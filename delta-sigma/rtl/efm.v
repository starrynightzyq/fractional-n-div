==> flow/design.v <==
`timescale  1ns / 1ps
module efm #(
    parameter WIDTH = 24
) (
    input clk,
    input rst_n,
    input [WIDTH-1:0] x_i,
    output y_o,
    output [WIDTH-1:0] e_o
);
    wire [WIDTH:0] sum;
    reg [WIDTH-1:0] error_r;
    assign sum = x_i + error_r;
    always @(posedge clk or negedge rst_n) begin
        if (!rst_n) begin
            error_r <= 'b0;
        end else begin
            error_r <= sum[WIDTH-1:0];
        end
    end
    assign e_o = sum[WIDTH-1:0];
    assign y_o = sum[WIDTH];
endmodule
==> From RTL to reports: efm <==
What the tools print for efm, step after step.
Line numbers count from 1 in the design file above.
Library cell names are shortened.
{ "design": {"design": "efm", "clock": "clk", "lib": "sky130hd", "pvt_corner": "tt_025C_1v80"} }

==> Word-level counts <==
Counts by Yosys on the flattened word-level netlist (proc, flatten, opt, wreduce; memories kept). Register bits leave out memories and registers merged into their read ports (data or address); mux counts leave out enables and synchronous resets folded into registers. Print and check cells are left out. Cells with the same type and inputs are merged into one.
{ "bits": {"register_bits": 24, "inputBits": 26, "out_inout_bits": 25, "elab_cells": 2} }
{ "op_classes": {"n_addsub": 1} }
{ "op_table": {"columns": ["op", "count"], "rows": [
  ["adder 24 x 24 -> 25 bit", 1]
]} }

==> Depth <==
Yosys ltp: most cells in a row. Word level: on the elaborated netlist, between registers, memories and ports. Mapped: between sequential cells and ports; inverters and the memories' decode and read muxes count.
{ "logic_depth": {"word_depth": 1, "ABC_AREA": 0, "ltp_mapped": 8, "mapped_depth_nobuf": 8} }

==> After synthesis <==
Source: synth_stat.txt of the flow (Yosys; design flattened, memories mapped). It holds for the ABC_AREA given above (unset counts as 0); a run with the other value may have another netlist.
Totals and module areas in this step are rounded.
{ "mapped": {"cell_count": 196, "area_um2": 1853, "seqArea_um2": 600.6, "ffs": 24, "buf_cells": 4} }
{ "by_type": {"columns": ["cell", "count", "type_area_um2"], "rows": [
  ["dfrtp_1", 24, 600.576],
  ["ha_1", 24, 300.288],
  ["a21oi_1", 22, 110.106],
  ["xnor2_1", 10, 87.584],
  ["o21ai_0", 14, 70.067],
  ["xor2_1", 8, 70.067],
  ["a21o_1", 7, 52.55],
  ["nand2_1", 12, 45.043],
  ["nor2_1", 12, 45.043],
  ["a31o_2", 3, 26.275],
  ["and3_1", 4, 25.024],
  ["nand3_1", 5, 25.024],
  ["a211oi_1", 3, 22.522],
  ["inv_1", 6, 22.522],
  ["o211ai_1", 3, 22.522],
  ["o21bai_1", 3, 22.522],
  ["fa_1", 1, 20.019],
  ["and2_1", 3, 18.768]
]} }
Other cell types: 27; their cells: 32.

==> Worst setup path after synthesis <==
Path of least setup slack by OpenSTA after synthesis, without wires, with an ideal clock, recovery checks aside; 20% of the period is set as input and as output delay. Where synthesis merged equal registers, the netlist keeps one of their names.
{ "synth_timing": {"path_type": "input to output", "startpoint": "input x_i[0]", "endpoint": "output e_o[22]", "tclk_ns": 3.35, "input_delay_ns": 0.670, "output_delay_ns": 0.670, "launch_ns": 0.670, "arrival_time_ns": 2.576, "required_time_ns": 2.680, "path_slack_ns": 0.104, "path_delay_ns": 1.906, "stages": 8, "n_path_buf": 0, "synth_period_reached_ns": 3.246} }
"path_delay_ns" = arrival - input delay + setup time.
A path that ends at an output port has no setup time.
"stages": output pins that drive a net of the path, with the launching flip-flop's if there is one; two outputs of one cell count as two.
"synth_period_reached_ns" = period - worst setup slack (recovery checks aside). The figure is calculated, with input and output delays left at 20% of the set period.
The rows between start and end are the longest chain of elaborated cells between them; the timing report does not say that the signal goes this way. Where chains are equally long, one stands for them.
A line is the first line of the expression or statement that the cell stems from. Yosys adds cells for indexed reads and writes and turns some case tables into memories.
{ "synth_between": {"cell_sequence": "ha_1 fa_1 a21o_1 a221oi_2 o21ai_0 nor3b_2 o21a_1 a311oi_2", "elab_chain_len": 1, "cone_cells": 1, "lines_between": 1, "classes_between": "add/sub (1)"} }
{ "synth_rtl": {"columns": ["item", "line", "text"], "rows": [
  ["start: declaration", 7, "input [WIDTH-1:0] x_i,"],
  ["adder 24 x 24 -> 25 bit", 13, "assign sum = x_i + error_r;"],
  ["end: declaration", 9, "output [WIDTH-1:0] e_o"]
]} }

==> Timing after layout <==
From the final timing report of run 2: the path of least setup slack in the routed layout; clock arrival at registers is part of the times.
{ "layout_timing": {"path_type": "register to output", "startpoint": "register error_r[0]", "endpoint": "output y_o", "tclk_ns": 1.95, "output_delay_ns": 0.39, "launch_ns": 0.26, "arrival_time_ns": 2.65, "required_time_ns": 1.56, "path_slack_ns": -1.09, "stages": 11, "n_path_buf": 2} }
The rows between start and end are the longest chain of elaborated cells between them; the timing report does not say that the signal goes this way. Where chains are equally long, one stands for them.
{ "layout_between": {"cell_sequence": "dfrtp_1 ha_4 fa_2 a21o_1 a221oi_4 buf_4 o21a_1 nand2b_4 o21ai_4 a41o_1 buf_2", "elab_chain_len": 1, "cone_cells": 1, "lines_between": 1, "classes_between": "add/sub (1)"} }
{ "layout_rtl": {"columns": ["item", "line", "text"], "rows": [
  ["start: declaration", 12, "reg [WIDTH-1:0] error_r;"],
  ["start: assignment", 16, "error_r <= 'b0;"],
  ["start: assignment", 18, "error_r <= sum[WIDTH-1:0];"],
  ["adder 24 x 24 -> 25 bit", 13, "assign sum = x_i + error_r;"],
  ["end: declaration", 8, "output y_o,"]
]} }

==> runs of efm <==
Design efm on sky130hd. What follows are 2 stored runs of the flow, each under its own settings; their order means nothing. The constraints put input and output delay at 20% of the set period each and load the outputs with 0.01 pF.
"clock_period_reached_ns" means the clock period less the worst setup slack. The figure is calculated, with input and output delays left at 20% of the set period.
"worst_path_time_ns" = time allowed to the worst setup path (clock period - input delay - output delay, where it has them) - its slack; a late launch clock adds to it, a late capture clock takes from it.
"power_total_mw" is the tool's figure for a default switching activity; nothing was simulated.
The measured numbers are rounded.

Run 1
==> flow/run.sh <==
#!/bin/bash
# the make line also repeats the synthesis and layout settings of config.mk as NAME=value (left out here)
make -C /OpenROAD-flow-scripts/flow DESIGN_CONFIG=/design/flow/config.mk WORK_HOME=/design/flow/orfs CLKGATE_MAP_FILE= finish
==> flow/config.mk <==
export PLATFORM = sky130hd
export DESIGN_NAME = efm
export DESIGN_NICKNAME = efm
export VERILOG_FILES = /design/flow/design.v
export SDC_FILE = /design/flow/constraint.sdc
export NUM_CORES = 4
export LEC_CHECK = 0
export ABC_AREA = 0
export CAP_MARGIN = 10
export CELL_PAD_IN_SITES_DETAIL_PLACEMENT = 1
export CORE_MARGIN = 2
export CORE_UTILIZATION = 62
export CTS_CLUSTER_DIAMETER = 320
export PLACE_DENSITY_LB_ADDON = 0.01
export SETUP_SLACK_MARGIN = -0.06
export SLEW_MARGIN = 10
==> flow/constraint.sdc <==
create_clock -name core_clock -period 5.22 [get_ports {clk}]
set_input_delay 1.0440 -clock core_clock [delete_from_list [all_inputs] [get_ports {clk}]]
set_output_delay 1.0440 -clock core_clock [all_outputs]
set_load 0.01 [all_outputs]

==> results of run 1, as JSON <==
{
  "outcome": "no results, placement failed with DPL-0033"
}

Run 2
==> flow/run.sh <==
#!/bin/bash
# the make line also repeats the synthesis and layout settings of config.mk as NAME=value (left out here)
make -C /OpenROAD-flow-scripts/flow DESIGN_CONFIG=/design/flow/config.mk WORK_HOME=/design/flow/orfs CLKGATE_MAP_FILE= finish
==> flow/config.mk <==
export PLATFORM = sky130hd
export DESIGN_NAME = efm
export DESIGN_NICKNAME = efm
export VERILOG_FILES = /design/flow/design.v
export SDC_FILE = /design/flow/constraint.sdc
export NUM_CORES = 4
export LEC_CHECK = 0
export CAP_MARGIN = 25
export CELL_PAD_IN_SITES_GLOBAL_PLACEMENT = 2
export CORE_ASPECT_RATIO = 1.84
export CORE_MARGIN = 2
export CORE_UTILIZATION = 16
export GPL_TIMING_DRIVEN = 1
export PLACE_DENSITY_LB_ADDON = 0.25
export SETUP_SLACK_MARGIN = 0.17
export SLEW_MARGIN = 35
==> flow/constraint.sdc <==
create_clock -name core_clock -period 1.95 [get_ports {clk}]
set_input_delay 0.3900 -clock core_clock [delete_from_list [all_inputs] [get_ports {clk}]]
set_output_delay 0.3900 -clock core_clock [all_outputs]
set_load 0.01 [all_outputs]

==> results of run 2, as JSON <==
{
  "final_die_area_um2": 12500,
  "worst_path_time_ns": 2.65,
  "critical_path_type": "register to output",
  "post_route_stdcell_area_um2": 4033,
  "tns_setup_ns": -21.61,
  "post_synth_area_um2": 1853,
  "clock_period_reached_ns": 3.036,
  "fin_util_pct": 35.6,
  "final_setup_ws_ns": -1.086,
  "power_total_mw": 8.881
}
